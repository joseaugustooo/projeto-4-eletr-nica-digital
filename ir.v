==> flow/design.v <==
module ir(clk,rst_n,IR,led_cs,led_db,play,stop,seletor,mute);
  input   clk;  
  input   rst_n;  
  input   IR;  
  output reg [3:0] led_cs;  
  output reg [7:0] led_db;  
  output wire play,stop,seletor,mute;
  reg [7:0] c_endereco, endereco, comando, c_comando;  
  reg [31:0] get_data;      
  reg [5:0]  data_cnt;      
  reg [2:0]  estado_atual, prox_estado;  
  reg error_flag;           
  reg [4:1] botoes_m = 4'b0000;
  reg mudo = 1'b1;
  reg sel = 1'b0;
  reg states;
  localparam s0 = 1'b0;
  localparam s1 = 1'b1;
  reg irda_reg0;        
  reg irda_reg1;        
  reg irda_reg2;        
  wire irda_negedge;  
  wire irda_posedge;  
  wire irda_change;     
  always @ (posedge clk)  
    if(!rst_n)  
      begin
        irda_reg0 <= 1'b0;  
        irda_reg1 <= 1'b0;  
        irda_reg2 <= 1'b0;  
      end
    else
      begin
        led_cs<= 4'b0000;  
        irda_reg0 <= IR;  
        irda_reg1 <= irda_reg0;  
        irda_reg2 <= irda_reg1;  
      end
  assign irda_change = irda_negedge | irda_posedge;  
  assign irda_negedge = irda_reg2 & (~irda_reg1);    
  assign irda_posedge = (~irda_reg2) & irda_reg1;    
  reg [10:0] cnt1;       
  reg [8:0]  cnt2;       
  wire verifica_900us;   
  wire verifica_450us;   
  wire high;             
  wire low;              
  always @ (posedge clk)
    if (!rst_n)  
      cnt1 <= 11'd0;  
    else if (irda_change)  
      cnt1 <= 11'd0;  
    else if (cnt1 == 11'd1750)  
      cnt1 <= 11'd0;  
    else
      cnt1 <= cnt1 + 1'b1;  
  always @ (posedge clk)
    if (!rst_n)  
      cnt2 <= 9'd0;  
    else if (irda_change)  
      cnt2 <= 9'd0;  
    else if (cnt1 == 11'd1750)  
      cnt2 <= cnt2 +1'b1;  
  assign verifica_900us = ((217 < cnt2) & (cnt2 < 297)); 
  assign verifica_450us = ((88 < cnt2) & (cnt2 < 168));  
  assign high = ((38 < cnt2) & (cnt2 < 58));             
  assign low  = ((6 < cnt2) & (cnt2 < 26));              
  localparam IDLE_STATE   = 3'b000,  
            ATRASO_900us  = 3'b001,  
            ATRASO_450us  = 3'b010,  
            DATA_STATE    = 3'b100;  
  always @ (posedge clk)
    if (!rst_n)  
      estado_atual <= IDLE_STATE;  
    else
      estado_atual <= prox_estado;  
  always @ ( * )
    case (estado_atual)
      IDLE_STATE: 
        if (~irda_reg1)
          prox_estado = ATRASO_900us;  
        else 
          prox_estado = IDLE_STATE;  
      ATRASO_900us:  
        if (irda_posedge)
        begin
            if (verifica_900us)
              prox_estado = ATRASO_450us;  
            else
              prox_estado = IDLE_STATE;  
          end
        else   
          prox_estado = ATRASO_900us;  
      ATRASO_450us:  
        if (irda_negedge)
          begin
            if (verifica_450us)
              prox_estado = DATA_STATE;  
            else
              prox_estado = IDLE_STATE;  
          end
        else  
          prox_estado = ATRASO_450us;  
      DATA_STATE:  
        if ((data_cnt == 6'd32) & irda_reg2 & irda_reg1)  
          prox_estado = IDLE_STATE;  
        else if (error_flag)  
          prox_estado = IDLE_STATE;   
        else
          prox_estado = DATA_STATE;  
      default:
        prox_estado = IDLE_STATE;  
    endcase
  always @ (posedge clk)
    if (!rst_n)  
		begin
		  data_cnt <= 6'd0;  
		  get_data <= 32'd0;  
		  error_flag <= 1'b0;  
		end
	 else if (estado_atual == IDLE_STATE)  
      begin
        data_cnt <= 6'd0;  
        get_data <= 32'd0;  
        error_flag <= 1'b0;  
      end
    else if (estado_atual == DATA_STATE)  
      begin
        if (irda_posedge)   
          begin
            if (!low)   
              error_flag <= 1'b1;  
          end
        else if (irda_negedge)   
          begin
            if (low)  
              get_data[0] <= 1'b0;
            else if (high)  
              get_data[0] <= 1'b1;
            else
              error_flag <= 1'b1;  
            get_data[31:1] <= get_data[30:0];  
            data_cnt <= data_cnt + 1'b1;  
          end
      end
  always @ (posedge clk)
    if (!rst_n)  
		begin
		 c_comando <= 8'b0;  
		 comando  <= 8'b0;
		 endereco <= 8'b0;
		 c_endereco <= 8'b0;
		end
    else if ((data_cnt ==6'd32) & irda_reg1)
		begin
		 c_comando <= get_data[7:0];   
		 comando <= get_data[15:8];  
		 endereco <= get_data[23:16]; 
		 c_endereco <= get_data[31:24]; 
		end
	  else
		begin
		 comando <= 0;  
	end
  always@(posedge clk) 
  begin
    case(comando)
      8'h68: botoes_m[1] = 1'b1;   
      8'h30: botoes_m[2] = 1'b1;   
      8'h18: botoes_m[3] = 1'b1;   
      8'h7A: botoes_m[4] = 1'b1;   
      8'h10: led_db = 8'b1_001_1001;   
      8'h38: led_db = 8'b1_001_0010;   
      8'h5A: led_db = 8'b1_000_0010;   
      8'h42: led_db = 8'b1_111_1000;   
      8'h4A: led_db = 8'b1_000_0000;   
      8'h52: led_db = 8'b1_001_0000;   
		8'h22: led_db = 8'b1_010_0000;   
		8'h02: led_db = 8'b1_000_0011;   
		8'hC2: led_db = 8'b1_100_0110;   
		8'hE0: led_db = 8'b1_010_0001;   
		8'hA8: led_db = 8'b1_000_0110;   
      default: botoes_m = 4'b0000;
    endcase
	 if (botoes_m == 1'b1)
	 begin
		mudo = ~mudo;
	 end
	case(states)
		s0:
			if(botoes_m[2] == 1'b1)
			begin
				states <= s1;
			end
		s1:
			if(botoes_m[4] == 1'b1)
			begin
				states <= s0;
			end
	endcase
	case(states)
		s0:
			if(botoes_m[3] == 1'b1)
			begin
				sel <= ~sel;
			end
		s1:
			if(botoes_m[3] == 1'b1)
			begin
				sel <= sel;
			end
	endcase
  end
  assign mute = mudo;
  assign play = botoes_m[2];
  assign seletor = sel;
  assign stop =botoes_m[4];
endmodule 
# --- Reports on ir ---
# The steps from the RTL of ir to its reports follow in flow order.
# Line numbers count from 1 in the design file above.
# Cell names lack the library's common part.
design:
  design: "ir"
  clock: "clk"
  lib: "sky130hd"
  corner: "tt_025C_1v80"

# --- Word-level counts ---
# Yosys after proc, flatten, opt, wreduce and memory -nomap, before mapping. Memory bits, and registers merged into a memory's read port (data or address), are not among the register bits. Print and check cells are not counted. Equal cells are merged and count once.
word_totals:
  register_bits: 72
  latch_bits: 0
  ram_bits: 0
  mem_bits_ro: 0
  clocked_rd_ports_x_width: 0
  memories: 0
  in_bits: 3
  wordCells: 106
op_classes:
  n_addsub: 3
  multipliers: 0
  n_div: 0
  compare: 8
  eq_ne: 22
  shifts: 0
  mux: 23
  bitwise: 18
  n_reduce_logical: 16
ops:
  columns: ["cell", "count"]
  rows:
  - ["8-bit case mux with 11-bit select", 1]
  - ["14-bit OR reduction", 4]
  - ["8-bit by 7-bit == test with 1-bit output (second input constant)", 6]
  - ["8-bit by 6-bit == test with 1-bit output (second input constant)", 3]
  - ["8-bit == test (second input constant)", 3]
  - ["8-bit by 5-bit == test with 1-bit output (second input constant)", 2]
  - ["3-bit case mux with 4-bit select", 1]
  - ["3-bit two-way mux", 4]
  - ["11-bit by 1-bit adder with 11-bit output (second input constant)", 1]
  - ["11-bit == test (second input constant)", 1]
  - ["11-bit nonzero test", 1]
  - ["1-bit two-way mux", 10]
  - ["1-bit case mux with 2-bit select", 5]
  - ["1-bit AND", 9]
  - ["3-bit by 9-bit < comparator with 1-bit output (first input constant)", 1]
  - ["6-bit by 9-bit < comparator with 1-bit output (first input constant)", 1]
  - ["7-bit by 9-bit < comparator with 1-bit output (first input constant)", 1]
  - ["8-bit by 9-bit < comparator with 1-bit output (first input constant)", 1]
  - ["9-bit by 1-bit adder with 9-bit output (second input constant)", 1]
  - ["9-bit by 5-bit < comparator with 1-bit output (second input constant)", 1]
  - ["9-bit by 6-bit < comparator with 1-bit output (second input constant)", 1]
  - ["9-bit by 8-bit < comparator with 1-bit output (second input constant)", 1]
  - ["9-bit < comparator (second input constant)", 1]
  - ["1-bit inverter", 8]
  - ["4-bit AND reduction", 2]
  - ["8-bit by 2-bit == test with 1-bit output (second input constant)", 1]
  - ["6-bit by 1-bit adder with 6-bit output (second input constant)", 1]
  - ["6-bit == test (second input constant)", 1]
# Other operator kinds: 13; their cells: 17.

# --- Logic depth ---
# Depth = most cells in a row (Yosys ltp): at word level without a register or memory, in the mapped netlist without a sequential cell, where the memories' decode and read muxes count.
depth:
  ltp_word: 6
  ABC_AREA: 1
  ltp_mapped: 12
  ltp_nobuf: 12

# --- After synthesis ---
# Source: synth_stat.txt of the flow (Yosys; design flattened, memories mapped). It holds for the ABC_AREA given above (unset counts as 0); a run with the other value may have another netlist.
synth_totals:
  mapped_cells: 430
  area_um2: 3288.2
  seqArea_um2: 1531.5
  ffs: 72
  buf_cells: 12
types:
  columns: ["cell_type", "count"]
  rows:
  - ["dfxtp_1", 63]
  - ["edfxtp_1", 9]
  - ["nand2_1", 71]
  - ["inv_1", 62]
  - ["nor2_1", 52]
  - ["a21oi_1", 31]
  - ["o21ai_0", 31]
  - ["ha_1", 7]
  - ["nor2_2", 14]
  - ["nand2_2", 12]
  - ["nand4_1", 12]
  - ["nand3_1", 9]
  - ["nor3_1", 9]
  - ["buf_4", 5]
  - ["nor2_4", 3]
  - ["nor3b_1", 4]
  - ["xor2_1", 3]
  - ["nand3b_1", 3]
# Not listed: further types 19, cells in them 30.

# --- Worst setup path after synthesis ---
# Path of least setup slack by OpenSTA after synthesis, without wires, with an ideal clock, recovery checks aside; 20% of the period is set as input and as output delay. Where synthesis merged equal registers, the netlist keeps one of their names.
synth_path:
  kind: "reg-to-reg"
  start: "register irda_reg1"
  end: "register data_cnt[0]"
  clock_period_ns: 2.01
  setup_ns: 0.128
  launch_ns: 0.000
  arrival_time_ns: 1.378
  t_required_ns: 1.882
  setup_slack_ns: 0.504
  delay_ns: 1.506
  stages: 7
  path_buffers: 2
  synth_period_reached_ns: 1.506
# "delay_ns" is the arrival time less input delay plus setup time.
# "stages": output pins that drive a net of the path, with the launching flip-flop's if there is one; two outputs of one cell count as two.
# "synth_period_reached_ns" is the clock period less the worst setup slack; recovery checks do not enter. This is arithmetic on one report: input and output delays are still those of the set period (20% each).
# Between the ends stands the longest chain of elaborated cells between them, by number of cells; it is not shown to be the way that was timed. Of several equally long chains one is given.
# Each line given opens the expression or statement behind the cell; cells for indexed reads and writes are added by Yosys, which also makes memories of some case tables.
# At most two assigning lines are given for a register; there are more.
synth_between:
  path_cell_list: "dfxtp_1 inv_1 ha_1 nand3_1 clkbuf_1 clkbuf_1 a21oi_1"
  elab_chain_cells: 3
synth_rtl:
  columns: ["item", "line_no", "rtl"]
  rows:
  - ["start, declared", 20, "reg irda_reg1;"]
  - ["start, assigned", 29, "irda_reg1 <= 1'b0;"]
  - ["start, assigned", 36, "irda_reg1 <= irda_reg0;"]
  - ["1-bit AND", 41, "assign irda_posedge = (~irda_reg2) & irda_reg1;"]
  - ["1-bit inverter", null, null]
  - ["3-bit AND reduction", null, null]
  - ["end, assigned", 117, "data_cnt <= 6'd0;"]
  - ["end, assigned", 143, "data_cnt <= data_cnt + 1'b1;"]
  - ["end, declared", 10, "reg [5:0]  data_cnt;"]

# --- Worst path after layout ---
# Path of least setup slack in the final report of record 1 (OpenROAD, finished layout, wires in). Where an end is a register, its clock arrival counts in the times.
layout_path:
  kind: "reg-to-reg"
  start: "register irda_reg1"
  end: "register data_cnt[5]"
  clock_period_ns: 2.61
  setup_ns: 0.07
  launch_ns: 0.33
  arrival_time_ns: 2.08
  t_required_ns: 2.87
  setup_slack_ns: 0.80
  stages: 8
  path_buffers: 0
# Between the ends stands the longest chain of elaborated cells between them, by number of cells; it is not shown to be the way that was timed. Of several equally long chains one is given.
# At most two assigning lines are given for a register; there are more.
layout_between:
  path_cell_list: "dfxtp_1 inv_1 ha_1 nand3_1 clkinv_1 nand4_1 o21ai_0 a21oi_1"
  elab_chain_cells: 3
layout_rtl:
  columns: ["item", "line_no", "rtl"]
  rows:
  - ["start, declared", 20, "reg irda_reg1;"]
  - ["start, assigned", 29, "irda_reg1 <= 1'b0;"]
  - ["start, assigned", 36, "irda_reg1 <= irda_reg0;"]
  - ["1-bit AND", 41, "assign irda_posedge = (~irda_reg2) & irda_reg1;"]
  - ["1-bit inverter", null, null]
  - ["3-bit AND reduction", null, null]
  - ["end, assigned", 117, "data_cnt <= 6'd0;"]
  - ["end, assigned", 143, "data_cnt <= data_cnt + 1'b1;"]
  - ["end, declared", 10, "reg [5:0]  data_cnt;"]

Flow measurements of ir on sky130hd: 2 stored runs with different settings, listed in no order. Input and output delays are each 20% of the period that was set; the output load is 0.01 pF.
"achieved_clock_period_ns": clock period set for the run, less the worst setup slack. It is reckoned from that one timing run; input and output delays stay at 20% of the period that was set.
"worst_path_ns" means the part of the period allowed to the worst setup path (the constraints hold back 20% at inputs and 20% at outputs) less its slack; where the path has registers, the arrival times of their clocks count too.
By "totalPower_mw" is meant OpenSTA's value without simulated activity: inputs other than the clock are taken to toggle once in ten clock periods, and the tool carries that through the logic.

--- record 1 ---
==> flow/run.sh <==
#!/bin/bash
# the make line also repeats the synthesis and layout settings of config.mk as NAME=value (left out here)
make -C /OpenROAD-flow-scripts/flow DESIGN_CONFIG=/design/flow/config.mk WORK_HOME=/design/flow/orfs CLKGATE_MAP_FILE= finish
==> flow/config.mk <==
export PLATFORM = sky130hd
export DESIGN_NAME = ir
export DESIGN_NICKNAME = ir
export VERILOG_FILES = /design/flow/design.v
export SDC_FILE = /design/flow/constraint.sdc
export NUM_CORES = 4
export LEC_CHECK = 0
export ABC_AREA = 1
export CAP_MARGIN = 15
export CELL_PAD_IN_SITES_DETAIL_PLACEMENT = 0
export CELL_PAD_IN_SITES_GLOBAL_PLACEMENT = 0
export CORE_ASPECT_RATIO = 1.59
export CORE_MARGIN = 2
export CORE_UTILIZATION = 63
export CTS_CLUSTER_SIZE = 37
export GPL_TIMING_DRIVEN = 1
export MIN_ROUTING_LAYER = met1
export PLACE_DENSITY_LB_ADDON = 0.11
export SETUP_SLACK_MARGIN = -0.08
export SLEW_MARGIN = 20
export TNS_END_PERCENT = 40
==> flow/constraint.sdc <==
create_clock -name core_clock -period 2.61 [get_ports {clk}]
set_input_delay 0.5220 -clock core_clock [delete_from_list [all_inputs] [get_ports {clk}]]
set_output_delay 0.5220 -clock core_clock [all_outputs]
set_load 0.01 [all_outputs]

==> results, as YAML <==
results:
  achieved_clock_period_ns: 1.813
  worstSetupSlack_ns: 0.797
  timing.setup.tns_ns: 0.000
  final_cell_area_um2: 3652.2
  synthArea_um2: 3288.2
  dieArea_um2: 5828.9
  worst_hold_slack_ns: 0.419
  worst_path_ns: 1.81
  path_kind: "reg-to-reg"
  totalPower_mw: 1.963
  final_util_pct: 71.9

--- record 2 ---
==> flow/run.sh <==
#!/bin/bash
# the make line also repeats the synthesis and layout settings of config.mk as NAME=value (left out here)
make -C /OpenROAD-flow-scripts/flow DESIGN_CONFIG=/design/flow/config.mk WORK_HOME=/design/flow/orfs CLKGATE_MAP_FILE= finish
==> flow/config.mk <==
export PLATFORM = sky130hd
export DESIGN_NAME = ir
export DESIGN_NICKNAME = ir
export VERILOG_FILES = /design/flow/design.v
export SDC_FILE = /design/flow/constraint.sdc
export NUM_CORES = 4
export LEC_CHECK = 0
export CAP_MARGIN = 20
export CORE_MARGIN = 2
export CORE_UTILIZATION = 40
export SETUP_SLACK_MARGIN = 0.48
export SLEW_MARGIN = 20
==> flow/constraint.sdc <==
create_clock -name core_clock -period 1.78 [get_ports {clk}]
set_input_delay 0.3560 -clock core_clock [delete_from_list [all_inputs] [get_ports {clk}]]
set_output_delay 0.3560 -clock core_clock [all_outputs]
set_load 0.01 [all_outputs]

==> results, as YAML <==
results:
  final_cell_area_um2: 4369.2
  final_util_pct: 54.0
  dieArea_um2: 8935.9
  totalPower_mw: 3.078
  achieved_clock_period_ns: 1.694
  worst_path_ns: 1.69
  path_kind: "reg-to-reg"
  synthArea_um2: 3278.1
  worst_hold_slack_ns: 0.442
  timing.setup.tns_ns: 0.000
  worstSetupSlack_ns: 0.086
