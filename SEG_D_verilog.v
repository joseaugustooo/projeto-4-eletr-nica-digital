==> flow/design.v <==
module SEG_D_verilog (
	input clk,rst_n,
	input [15:0] data,  
	output reg [7:0] seg,  
	output reg [4:1] dig  
);  
	reg [3:0] dataout_buf;  
	reg [1:0] disp_dat;  
	reg [16:0] delay_cnt;  
	always@(posedge clk,negedge rst_n) begin   
		if(!rst_n) delay_cnt <= 16'd0;  
		else if(delay_cnt == 16'd50000)  
		  delay_cnt <= 16'd0;  
		else delay_cnt<= delay_cnt + 1'b1;  
	end   
	always@(posedge clk,negedge rst_n) begin   
		if(!rst_n) disp_dat <= 2'd0;  
		else if (delay_cnt == 16'd50000)  
		 disp_dat <= disp_dat + 1'b1;  
		else disp_dat <= disp_dat;  
	end  	
	always@(disp_dat) begin   
		case(disp_dat)  
			2'b00: dig = 4'b1110;  
			2'b01: dig = 4'b1101;  
			2'b10: dig = 4'b1011;  
			2'b11: dig = 4'b0111;	 
			default dig = 4'b1111; 
		endcase   	  
	end  
	always@(dataout_buf, dig)	begin 
		case(dataout_buf) 			
			4'h0 : seg[6:0] = 7'b1000000;  
			4'h1 : seg[6:0] = 7'b1111001;  
			4'h2 : seg[6:0] = 7'b0100100;  
			4'h3 : seg[6:0] = 7'b0110000;  
			4'h4 : seg[6:0] = 7'b0011001;  
			4'h5 : seg[6:0] = 7'b0010010;  
			4'h6 : seg[6:0] = 7'b0000010;  
			4'h7 : seg[6:0] = 7'b1111000;  
			4'h8 : seg[6:0] = 7'b0000000;  
			4'h9 : seg[6:0] = 7'b0010000;  
			default : seg[6:0] = 7'b1000000; 
		endcase 	
		if (dig == 4'b1101)  
			seg[7] = 1'b0;  
		else seg[7] = 1'b1;  
	end
	always@(dig, data) begin
		case(dig)
			4'b1110:  dataout_buf = data[7] ? 4'h5 : 4'h0;		  			
			4'b1101: begin  
				if (data[15]) dataout_buf = 4'd0;  
				else
					if (data[14:8] >= 10 && data[14:8] < 20) dataout_buf = data[14:8] - 7'd10;
					else if	(data[14:8] >= 20 && data[14:8] < 30) dataout_buf = data[14:8] - 7'd20;
					else if	(data[14:8] >= 30 && data[15:8] < 40) dataout_buf = data[14:8] - 7'd30;
					else if	(data[14:8] >= 40 && data[15:8] < 50) dataout_buf = data[14:8] - 7'd40;
					else if	(data[14:8] >= 50 && data[15:8] < 60) dataout_buf = data[14:8] - 7'd50;
					else if	(data[14:8] >= 60 && data[15:8] < 70) dataout_buf = data[14:8] - 7'd60;
					else if	(data[14:8] >= 70 && data[15:8] < 80) dataout_buf = data[14:8] - 7'd70;
					else if	(data[14:8] >= 80 && data[15:8] < 90) dataout_buf = data[14:8] - 7'd80;
					else if	(data[14:8] >= 90 && data[15:8] < 100) dataout_buf = data[14:8] - 7'd90;
					else if	(data[14:8] >= 100 && data[15:8] < 110) dataout_buf = data[14:8] - 7'd100;
					else if	(data[14:8] >= 110 && data[15:8] < 120) dataout_buf = data[14:8] - 7'd110;
					else if	(data[14:8] >= 120) dataout_buf = data[14:8] - 7'd120;
					else dataout_buf = data[11:8];  
			end
			4'b1011: begin  
				if (data[15]) dataout_buf = 4'd0;  
				else
					if (data[14:8] >= 10 && data[14:8] < 20) dataout_buf = 4'h1;
					else if	(data[14:8] >= 20 && data[14:8] < 30) dataout_buf = 4'h2;
					else if	(data[14:8] >= 30 && data[14:8] < 40) dataout_buf = 4'h3;
					else if	(data[14:8] >= 40 && data[14:8] < 50) dataout_buf = 4'h4;
					else if	(data[14:8] >= 50 && data[14:8] < 60) dataout_buf = 4'h5;
					else if	(data[14:8] >= 60 && data[14:8] < 70) dataout_buf = 4'h6;
					else if	(data[14:8] >= 70 && data[14:8] < 80) dataout_buf = 4'h7;
					else if	(data[14:8] >= 80 && data[14:8] < 90) dataout_buf = 4'h8;
					else if	(data[14:8] >= 90 && data[14:8] < 100) dataout_buf = 4'h9;
					else if	(data[14:8] >= 110 && data[14:8] < 120) dataout_buf = 4'h1;
					else if	(data[14:8] >= 120) dataout_buf <= 4'h2;
					else dataout_buf <= 4'b0; 
			end 
			4'b0111: begin  
				if (data[15]) dataout_buf = 4'd0;  
				else dataout_buf = (data[14:8] >= 100) ? 4'h1 : 4'h0;	
			end	
			default : dataout_buf = 4'b0;   
		endcase   
	end 
endmodule   
Tool chain data of SEG_D_verilog
The steps from the RTL of SEG_D_verilog to its reports follow in flow order.
Line numbers count from 1 in the design file above.
Operators carry their Yosys type and port widths (W data, S select, Z words).
Cell names lack the library's common part.
{ "design": {"design": "SEG_D_verilog", "clock_port": "clk", "library": "sky130hd", "corner": "tt_025C_1v80"} }

Elaborated design
Yosys after proc, flatten, opt, wreduce and memory -nomap, before mapping. Enables and synchronous resets that opt folds into registers are not counted as muxes. Memory bits, and registers merged into a memory's read port (data or address), are not among the register bits. Print and check cells are not counted.
Memory sizes are those after Yosys's memory passes, which may raise the word count (mostly to a power of two), join words into wider ones and drop unused or constant bits.
{ "bits": {"register_bits": 19, "romBits": 112, "memories": 1, "input_bits": 18, "out_inout_bits": 12} }
{ "op_classes": {"n_addsub": 14, "n_cmp": 31, "equal": 8, "n_mux": 32, "reduce_logical": 20} }
{ "mem_list": {"columns": ["memory", "size", "word_bits", "read_ports", "write_ports", "line_no", "text"], "rows": [
  ["(no name shown)", 16, 7, 1, 0, 32, "case(dataout_buf)"]
]} }
{ "ops": {"columns": ["operator", "n"], "rows": [
  ["$mux W4", 23],
  ["$lt A8 B7 Y1 const B", 6],
  ["$ge A7 B7 Y1 const B", 6],
  ["$lt A7 B7 Y1 const B", 5],
  ["$pmux W4 S4", 2],
  ["$sub A4 B4 Y4 const B", 7],
  ["$lt A8 B6 Y1 const B", 3],
  ["$ge A7 B6 Y1 const B", 3],
  ["$lt A7 B6 Y1 const B", 3],
  ["$logic_and A1 B1 Y1", 19],
  ["$add A17 B1 Y17 const B", 1],
  ["$eq A17 B16 Y1 const B", 1],
  ["$mux W17", 1],
  ["$ge A7 B5 Y1 const B", 2],
  ["$lt A7 B5 Y1 const B", 2],
  ["$sub A4 B3 Y4 const B", 3],
  ["$eq A4 B4 Y1 const B", 3],
  ["$ge A7 B4 Y1 const B", 1],
  ["$eq A2 B2 Y1 const B", 2],
  ["$sub A4 B1 Y4 const B", 1],
  ["$sub A4 B2 Y4 const B", 1],
  ["$eq A4 B3 Y1 const B", 1],
  ["$mux W2", 2],
  ["$mux W3", 1],
  ["$mux W1", 3],
  ["$add A2 B1 Y2 const B", 1],
  ["$eq A2 B1 Y1 const B", 1],
  ["$logic_not A2 Y1", 1]
]} }

Longest topological paths
Yosys ltp: most cells in a row. Word level: on the elaborated netlist, between registers, memories and ports. Mapped: between sequential cells and ports; inverters and the memories' decode and read muxes count.
{ "logic_depth": {"word_depth": 15, "ABC_AREA": 1, "ltp_mapped": 25} }

Netlist
Source: synth_stat.txt of the flow (Yosys; design flattened, memories mapped). It holds for the ABC_AREA given above (unset counts as 0); a run with the other value may have another netlist.
Totals and module areas in this step are rounded.
{ "types": {"columns": ["cell", "n"], "rows": [
  ["dfrtp_1", 19],
  ["nand2_1", 96],
  ["inv_1", 82],
  ["ha_1", 21],
  ["nor2_1", 45],
  ["nand3_1", 27],
  ["o21ai_0", 22],
  ["nand2_2", 11],
  ["nand4_1", 9],
  ["o21ai_2", 5],
  ["a21oi_1", 8],
  ["nand2_4", 3],
  ["inv_2", 8],
  ["o211ai_1", 4],
  ["o21ai_1", 5],
  ["nor4_4", 1],
  ["nand3_2", 2],
  ["nor3_1", 4]
]} }
Not listed: further types 15, cells in them 20.
{ "synth_totals": {"cells": 392, "yosys_area_mm2": 0.002352, "seqArea_mm2": 0.0004755, "ffs": 19, "n_buf": 4} }

Timing after synthesis
Path of least setup slack by OpenSTA after synthesis, without wires, with an ideal clock, recovery checks aside; 20% of the period is set as input and as output delay. Where synthesis merged equal registers, the netlist keeps one of their names.
{ "synth_timing": {"kind": "input to output", "startpoint": "in data[10]", "endpoint": "out seg[1]", "tclk_ns": 5.35, "in_delay_ns": 1.070, "t_first_pin_ns": 1.070, "arrival_ns": 2.997, "required_time_ns": 4.280, "setup_slack_ns": 1.283, "delay_ns": 1.927, "path_stages": 21, "path_buffers": 0, "period_less_setup_slack_ns": 4.067} }
"delay_ns" = arrival - input delay + setup time.
At an output port there is no setup time.
"path_stages" counts driving pins, that of a launching flip-flop among them; a cell with two outputs on the path counts twice.
"period_less_setup_slack_ns" = period - worst setup slack (recovery checks aside). The figure is calculated, with input and output delays left at 20% of the set period.
Between the ends stands the longest chain of elaborated cells between them, by number of cells; it is not shown to be the way that was timed. Of several equally long chains one is given.
Each line given opens the expression or statement behind the cell; cells for indexed reads and writes are added by Yosys, which also makes memories of some case tables.
The chain passes a memory read, where the word-level depth is cut; so it can be longer than that depth.
{ "synth_via": {"cell_sequence": "inv_1 -> ha_1 -> inv_1 -> nand2_1 -> nand2_1 -> nand2_1 -> nand2_2 -> nand2_4 -> nand2_1 -> nand2_1 -> nand2_1 -> nand2_1 -> nand2_1 -> nand2_1 -> nand3_1 -> nand2_1 -> nand3_1 -> nand2_1 -> inv_1 -> ha_1 -> nor3_2", "elab_chain_cells": 16} }
{ "synth_rtl": {"columns": ["element", "line_no", "text"], "rows": [
  ["from (decl)", 3, "input [15:0] data,"],
  ["$ge A7 B7 Y1", 66, "else if (data[14:8] >= 120) dataout_buf = data[14:8] - 7'd120;"],
  ["$mux W4", 66, null],
  ["$mux W4", 65, "else if (data[14:8] >= 110 && data[15:8] < 120) dataout_buf = data[14:8] - 7'd110;"],
  ["$mux W4", 64, "else if (data[14:8] >= 100 && data[15:8] < 110) dataout_buf = data[14:8] - 7'd100;"],
  ["$mux W4", 63, "else if (data[14:8] >= 90 && data[15:8] < 100) dataout_buf = data[14:8] - 7'd90;"],
  ["$mux W4", 62, "else if (data[14:8] >= 80 && data[15:8] < 90) dataout_buf = data[14:8] - 7'd80;"],
  ["$mux W4", 61, "else if (data[14:8] >= 70 && data[15:8] < 80) dataout_buf = data[14:8] - 7'd70;"],
  ["[2 not listed]", null, null],
  ["$mux W4", 58, "else if (data[14:8] >= 40 && data[15:8] < 50) dataout_buf = data[14:8] - 7'd40;"],
  ["$mux W4", 57, "else if (data[14:8] >= 30 && data[15:8] < 40) dataout_buf = data[14:8] - 7'd30;"],
  ["$mux W4", 56, "else if (data[14:8] >= 20 && data[14:8] < 30) dataout_buf = data[14:8] - 7'd20;"],
  ["$mux W4", 55, "if (data[14:8] >= 10 && data[14:8] < 20) dataout_buf = data[14:8] - 7'd10;"],
  ["$mux W4", 53, "if (data[15]) dataout_buf = 4'd0;"],
  ["$pmux W4 S4", 50, "case(dig)"],
  ["$mem_v2 Z16 W7", 32, "case(dataout_buf)"],
  ["to (decl)", 4, "output reg [7:0] seg,"]
]} }

Worst path after layout
Path of least setup slack in the final report of run A (OpenROAD, finished layout, wires in). Where an end is a register, its clock arrival counts in the times.
{ "layout_timing": {"kind": "input to output", "startpoint": "in data[9]", "endpoint": "out seg[5]", "tclk_ns": 4.94, "in_delay_ns": 0.99, "t_first_pin_ns": 0.99, "arrival_ns": 3.70, "required_time_ns": 3.95, "setup_slack_ns": 0.25, "path_stages": 20, "path_buffers": 2} }
Between the ends stands the longest chain of elaborated cells between them, by number of cells; it is not shown to be the way that was timed. Of several equally long chains one is given.
The chain passes a memory read, where the word-level depth is cut; so it can be longer than that depth.
{ "layout_via": {"cell_sequence": "dlygate4sd2_1 -> inv_2 -> ha_1 -> inv_1 -> nand2_1 -> nand2_1 -> nand2_1 -> nand2_2 -> nand2_1 -> a21boi_0 -> o31ai_1 -> nand3_1 -> nand3_1 -> nand3_1 -> inv_1 -> ha_1 -> inv_1 -> nand3_1 -> a21oi_1 -> dlygate4sd2_1", "elab_chain_cells": 16} }
{ "layout_rtl": {"columns": ["element", "line_no", "text"], "rows": [
  ["from (decl)", 3, "input [15:0] data,"],
  ["$ge A7 B7 Y1", 66, "else if (data[14:8] >= 120) dataout_buf = data[14:8] - 7'd120;"],
  ["$mux W4", 66, null],
  ["$mux W4", 65, "else if (data[14:8] >= 110 && data[15:8] < 120) dataout_buf = data[14:8] - 7'd110;"],
  ["$mux W4", 64, "else if (data[14:8] >= 100 && data[15:8] < 110) dataout_buf = data[14:8] - 7'd100;"],
  ["$mux W4", 63, "else if (data[14:8] >= 90 && data[15:8] < 100) dataout_buf = data[14:8] - 7'd90;"],
  ["$mux W4", 62, "else if (data[14:8] >= 80 && data[15:8] < 90) dataout_buf = data[14:8] - 7'd80;"],
  ["$mux W4", 61, "else if (data[14:8] >= 70 && data[15:8] < 80) dataout_buf = data[14:8] - 7'd70;"],
  ["[2 not listed]", null, null],
  ["$mux W4", 58, "else if (data[14:8] >= 40 && data[15:8] < 50) dataout_buf = data[14:8] - 7'd40;"],
  ["$mux W4", 57, "else if (data[14:8] >= 30 && data[15:8] < 40) dataout_buf = data[14:8] - 7'd30;"],
  ["$mux W4", 56, "else if (data[14:8] >= 20 && data[14:8] < 30) dataout_buf = data[14:8] - 7'd20;"],
  ["$mux W4", 55, "if (data[14:8] >= 10 && data[14:8] < 20) dataout_buf = data[14:8] - 7'd10;"],
  ["$mux W4", 53, "if (data[15]) dataout_buf = 4'd0;"],
  ["$pmux W4 S4", 50, "case(dig)"],
  ["$mem_v2 Z16 W7", 32, "case(dataout_buf)"],
  ["to (decl)", 4, "output reg [7:0] seg,"]
]} }

--- measured runs ---
Below are 2 stored runs of the flow (Yosys, OpenROAD; platform sky130hd) on SEG_D_verilog, each with its settings and what was measured, unordered. Constraints: input delay and output delay 20% of the set period each, output load 0.01 pF.
By "period_less_ws_ns" is meant the clock period of the run minus its worst setup slack. This is arithmetic on one report: input and output delays are still those of the set period (20% each).
"worst_path_time_ns" is the time allowed to the run's worst setup path (the clock period less input and output delay, where it has them) less its slack. Clock arrival times count: a late capture clock shortens it, a late launch clock lengthens it.
"total_power_mw": no workload was simulated; the value follows from the tool's default switching activity.
Results are given in rounded form.

Run A
==> flow/run.sh <==
#!/bin/bash
# the make line also repeats the synthesis and layout settings of config.mk as NAME=value (left out here)
make -C /OpenROAD-flow-scripts/flow DESIGN_CONFIG=/design/flow/config.mk WORK_HOME=/design/flow/orfs CLKGATE_MAP_FILE= finish
==> flow/config.mk <==
export PLATFORM = sky130hd
export DESIGN_NAME = SEG_D_verilog
export DESIGN_NICKNAME = SEG_D_verilog
export VERILOG_FILES = /design/flow/design.v
export SDC_FILE = /design/flow/constraint.sdc
export NUM_CORES = 4
export LEC_CHECK = 0
export ABC_AREA = 1
export CAP_MARGIN = 20
export CELL_PAD_IN_SITES_DETAIL_PLACEMENT = 0
export CELL_PAD_IN_SITES_GLOBAL_PLACEMENT = 0
export CORE_MARGIN = 2
export CORE_UTILIZATION = 69
export PLACE_DENSITY_LB_ADDON = 0.05
export SLEW_MARGIN = 20
==> flow/constraint.sdc <==
create_clock -name core_clock -period 4.94 [get_ports {clk}]
set_input_delay 0.9880 -clock core_clock [delete_from_list [all_inputs] [get_ports {clk}]]
set_output_delay 0.9880 -clock core_clock [all_outputs]
set_load 0.01 [all_outputs]

==> results of run A, as JSON <==
{
  "synth_chip_area_mm2": 0.002352,
  "worst_path_time_ns": 2.72,
  "timing.worst_path_kind": "input to output",
  "post_route_util_frac": 0.896,
  "design.die.area_mm2": 0.003892,
  "cell_area_final_mm2": 0.002965,
  "total_power_mw": 0.3910,
  "holdWs_ns": 0.474,
  "final_setup_ws_ns": 0.248,
  "period_less_ws_ns": 4.692,
  "setupTns_ns": 0.000
}

Run B
==> flow/run.sh <==
#!/bin/bash
# the make line also repeats the synthesis and layout settings of config.mk as NAME=value (left out here)
make -C /OpenROAD-flow-scripts/flow DESIGN_CONFIG=/design/flow/config.mk WORK_HOME=/design/flow/orfs CLKGATE_MAP_FILE= finish
==> flow/config.mk <==
export PLATFORM = sky130hd
export DESIGN_NAME = SEG_D_verilog
export DESIGN_NICKNAME = SEG_D_verilog
export VERILOG_FILES = /design/flow/design.v
export SDC_FILE = /design/flow/constraint.sdc
export NUM_CORES = 4
export LEC_CHECK = 0
export CAP_MARGIN = 20
export CORE_MARGIN = 2
export CORE_UTILIZATION = 40
export SLEW_MARGIN = 20
==> flow/constraint.sdc <==
create_clock -name core_clock -period 7.93 [get_ports {clk}]
set_input_delay 1.5860 -clock core_clock [delete_from_list [all_inputs] [get_ports {clk}]]
set_output_delay 1.5860 -clock core_clock [all_outputs]
set_load 0.01 [all_outputs]

==> results of run B, as JSON <==
{
  "final_setup_ws_ns": 0.747,
  "cell_area_final_mm2": 0.002587,
  "design.die.area_mm2": 0.006217,
  "post_route_util_frac": 0.473,
  "setupTns_ns": 0.000,
  "period_less_ws_ns": 7.183,
  "total_power_mw": 0.2249,
  "worst_path_time_ns": 4.01,
  "timing.worst_path_kind": "input to output",
  "holdWs_ns": 0.484,
  "synth_chip_area_mm2": 0.002241
}
--- end ---
