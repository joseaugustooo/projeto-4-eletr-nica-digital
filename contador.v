==> flow/design.v <==
module contador(
	input clk,play,stop,
	output [4:1] decimo,uni_segundo,dec_segundo,minuto
);
	reg [1:0] states;
	localparam s0 = 2'b00;
	localparam s1 = 2'b01;
	localparam s2 = 2'b10;
	wire div;
	reg [4:1] dec,useg,dseg,min;
	reg dis = 1'b1;
	temporizador 	temp( .Q(div),
								.Clk(clk),
								.Disparo(dis),
								.Overflow(5000000)
						);
	always @(posedge clk)
	begin : L1
		case(states)
			s0:
				if(play == 1'b1)
				begin
					states <= s1;
				end
				else
				begin
					states <= s0;
				end
			s1:
				if(stop == 1'b1)
				begin
					states <= s0;
				end
				else if(play == 1'b1)
				begin
					states <= s2;
				end
			s2:
				if(stop == 1'b1)
				begin
					states <= s0;
				end
				else if(play == 1'b1)
				begin
					states <= s1;
				end
			default: states <= s0;
		endcase
		case(states)
			s0:
			begin
				dec <= 0;
				useg <= 0;
				dseg <= 0;
				min <= 0;
			end
			s1:
			begin
				if(div == 1'b0)
				begin
					if (dec < 9)
					begin
						dec <= dec+1;
					end
					else if (useg < 9)
					begin
						dec <= 0;
						useg <= useg+1;
					end
					else if (dseg < 5)
					begin
						dec <= 0;
						useg <= 0;
						dseg <= dseg+1;
					end
					else if (min < 9)
					begin
						dec <= 0;
						useg <= 0;
						dseg <= 0;
						min <= min+1;
					end
					else
					begin
						dec <= 0;
						useg <= 0;
						dseg <= 0;
						min <= 0;
					end
				end
			end
			s2:
			begin
				dec <= dec;
				useg <= useg;
				dseg <= dseg;
				min <= min;
			end
		endcase
    end
	   assign decimo = dec;
		assign uni_segundo = useg;
		assign dec_segundo = dseg;
		assign minuto = min;
endmodule			
module temporizador 
(
	output Q = 1'b0,
	input Clk,
	input Disparo,
	input [27:0] Overflow
);
	reg [27:0] cnt = 0;
	always @(posedge Clk)	 
	begin
		if ((Disparo) && (cnt == 0)) 
			cnt <= Overflow;
		else if ((!Disparo) && (cnt == 0)) cnt <= 0;
		else cnt <= cnt - 1'b1;
	end
	assign Q = (cnt != 0) ? 1'b1 : 1'b0;
endmodule
Tool chain data of contador
The steps from the RTL of contador to its reports follow in flow order. Line numbers count from 1 in the design file above. Cell names lack the library's common part. Not given: --

Design top: contador. Clock input: clk. Library: sky130hd. Library corner: tt_025C_1v80.

Word-level counts
Yosys after proc, flatten, opt, wreduce and memory -nomap, before mapping. Memory bits, and registers merged into a memory's read port (data or address), are not among the register bits. Print and check cells are not counted. Equal cells are merged and count once.

Under add/subtract/negate cells stands 4. The figure for order comparisons is 4. Equality and inequality tests: 7. The figure for mux-type cells is 20. For reductions and logical operators the number is 6.

Operators by type and width (count): 4-bit 2-to-1 mux (10); 4-bit case mux with 2-bit select (4); 4-bit by 1-bit adder with 4-bit output with constant B (4); 4-bit < comparator with constant B (3); 2-bit 2-to-1 mux (4); 2-bit != test with constant B (3); 3-bit != test with constant B (2); 2-bit case mux with 3-bit select (1); 2-bit AND reduction (2); 4-bit by 3-bit < comparator with 1-bit output with constant B (1); 4-bit AND reduction (1); 3-bit AND reduction (1); 2-bit by 1-bit == test with 1-bit output with constant B (1); 2-bit == test with constant B (1); 2-bit zero test (1); 2-bit nonzero test (1); 1-bit 2-to-1 mux (1).

The figure for flip-flop bits (word level) is 18. The figure for bits of input ports is 3. The entry for output and inout bits reads 16.

Depth
Yosys ltp: most cells in a row. Word level: on the elaborated netlist, between registers, memories and ports. Mapped: between sequential cells and ports; inverters and the memories' decode and read muxes count.

Under depth in word-level cells stands 6. Under ABC_AREA stands 0. Mapped depth: 5.

Synthesis result
The flow's flattened synthesis, as Yosys stat reports it; memories are mapped. The netlist is that of the ABC_AREA named above (0 if unset); the other value can give another one. The area totals of this step are shown rounded.

Cell types (count): edfxtp_1 (18); ha_1 (8); nor2_1 (15); inv_1 (14); nor2b_1 (6); xnor2_1 (4); a21oi_1 (4); nand3_1 (4); o21ai_0 (4); and2_1 (2); nand2b_1 (2); a221o_1 (1); nor3_2 (1); and2b_2 (1); o21a_1 (1); and3_1 (1); or3_1 (1); nor3_1 (1).

The entry for standard cells after synthesis reads 88. The figure for mapped area is 961 um2. The entry for sequential area reads 541 um2. For flip-flop cells the number is 18. Under buffers stands 0.

By module: a second synthesis without flattening, with its own total; a netlist apart from the flattened one above.

The figure for cell total of the unflattened synthesis is 92. Area (unflattened synthesis): 988 um2.

Each row is one instance without its submodules.

Modules: contador (times used 1, cells 90, area 977 um2); temporizador (times used 1, cells 2, area 11.3 um2).

Path before layout
OpenSTA on the mapped netlist: ideal clock, no wires. The path of least setup slack (recovery checks aside). Input and output delay are each 20% of the period. Register names are those of the netlist, which keeps one name where synthesis merged equal registers.

Kind: reg-to-reg. From: register dec[1]. To: register min[1]. The entry for period reads 1.94 ns. The entry for setup time reads 0.333 ns. Under data arrival time stands 1.299 ns. The entry for required time reads 1.607 ns. Under setup slack stands 0.308 ns. The entry for path delay reads 1.632 ns. The entry for stages reads 5. For path buffers the number is 0. The figure for synthesis period reached is 1.632 ns.

"path delay" = arrival - input delay + setup time. "stages" counts driving pins, that of a launching flip-flop among them; a cell with two outputs on the path counts twice. "synthesis period reached" is the clock period less the worst setup slack; recovery checks do not enter. This is arithmetic on one report: input and output delays are still those of the set period (20% each). Between the ends stands the longest chain of elaborated cells between them, by number of cells; it is not shown to be the way that was timed. Of several equally long chains one is given. A line is the first line of the expression or statement that the cell stems from. Yosys adds cells for indexed reads and writes and turns some case tables into memories. At most two assigning lines are given for a register; there are more. The path ends at the enable pin of a flip-flop; only ways to that pin are counted.

Cell sequence: edfxtp_1 > inv_1 > ha_1 > a221o_1 > nor3_2. Under length of the longest elaborated chain stands 3. Elaborated cells on any way between the ends: 3. The figure for RTL lines with such cells is 1. Those cells by class: compare (1); eq/ne (1); reduce/logical (1).

Ends and longest elaborated chain, after synthesis: start: declaration (RTL line 10) `reg [4:1] dec,useg,dseg,min;`; start: assignment (RTL line 63) `dec <= dec+1;`; start: assignment (RTL line 94) `dec <= dec;`; 4-bit < comparator (RTL line 61) `if (dec < 9)`; 2-bit != test; 4-bit AND reduction; end: assignment (RTL line 81) `min <= min+1;`; end: assignment (RTL line 97) `min <= min;`; end: declaration (RTL line 10).

Timing after layout
From the final timing report of entry A: the path of least setup slack in the routed layout; clock arrival at registers is part of the times.

Kind: reg-to-reg. From: register states[0]. To: register min[1]. The entry for period reads 1.69 ns. The entry for setup time reads 0.30 ns. Under data arrival time stands 1.55 ns. The entry for required time reads 1.68 ns. Under setup slack stands 0.13 ns. The entry for stages reads 4. For path buffers the number is 0.

Between the ends stands the longest chain of elaborated cells between them, by number of cells; it is not shown to be the way that was timed. Of several equally long chains one is given. At most two assigning lines are given for a register; there are more. The path ends at the enable pin of a flip-flop; only ways to that pin are counted.

Cell sequence: edfxtp_1 > nor2b_4 > a221o_1 > nor3_4. Under length of the longest elaborated chain stands 3. Elaborated cells on any way between the ends: 7. Those cells by class: eq/ne (4); reduce/logical (3).

Ends and longest elaborated chain, after layout: start: declaration (RTL line 5) `reg [1:0] states;`; start: assignment (RTL line 23) `states <= s1;`; start: assignment (RTL line 27) `states <= s0;`; 2-bit by 1-bit == test with 1-bit output (RTL line 49) `case(states)`; 2-bit nonzero test; 4-bit AND reduction; end: assignment (RTL line 81) `min <= min+1;`; end: assignment (RTL line 97) `min <= min;`; end: declaration (RTL line 10) `reg [4:1] dec,useg,dseg,min;`.

Data sheet: physical implementation of contador

Below are 2 stored runs of the flow (Yosys, OpenROAD; platform sky130hd) on contador, each with its settings and what was measured, unordered. Constraints: input delay and output delay 20% of the set period each, output load 0.01 pF. "achieved clock period" is the run's clock period less its worst setup slack. It is reckoned from that one timing run; input and output delays stay at 20% of the period that was set. "critical path time" = time allowed to the worst setup path (clock period - input delay - output delay, where it has them) - its slack; a late launch clock adds to it, a late capture clock takes from it. "power consumption" rests on the timing tool's default activity at the inputs, not on a simulated workload. The measured numbers are rounded.

Entry A has these settings: period_ns 1.69; SETUP_SLACK_MARGIN 0.51; CAP_MARGIN 20; CORE_MARGIN 2; CORE_UTILIZATION 40; SLEW_MARGIN 20. For the power consumption the run shows 0.00346 W. The worst hold slack in the final report reads 0.645 ns. The total die area stands at 2810 um2. The critical path time comes to 1.56 ns. Critical path type: reg-to-reg. The post-layout utilization reads 73.7 %. The achieved clock period comes to 1.561 ns. The total negative slack stands at 0.000 ns. The netlist area reported by Yosys stands at 961 um2. The lowest setup slack reads 0.129 ns. The standard-cell area after layout comes to 1650 um2.

Entry B has these settings: period_ns 0.947; CORE_UTILIZATION 27; SETUP_SLACK_MARGIN 0.24; PLACE_DENSITY 0.67; CORE_MARGIN 3; CELL_PAD_IN_SITES_DETAIL_PLACEMENT 1; TNS_END_PERCENT 80; GPL_ROUTABILITY_DRIVEN 1; CTS_CLUSTER_DIAMETER 382; SLEW_MARGIN 40; MIN_ROUTING_LAYER met1; CAP_MARGIN 20. For the power consumption the run shows 0.00753 W. The worst hold slack in the final report reads 0.548 ns. The total die area stands at 4310 um2. The critical path time comes to 1.60 ns. Critical path type: reg-to-reg. The post-layout utilization reads 56.3 %. The achieved clock period comes to 1.599 ns. The total negative slack stands at -20.3 ns. The netlist area reported by Yosys stands at 961 um2. The lowest setup slack reads -0.652 ns. The standard-cell area after layout comes to 1910 um2.
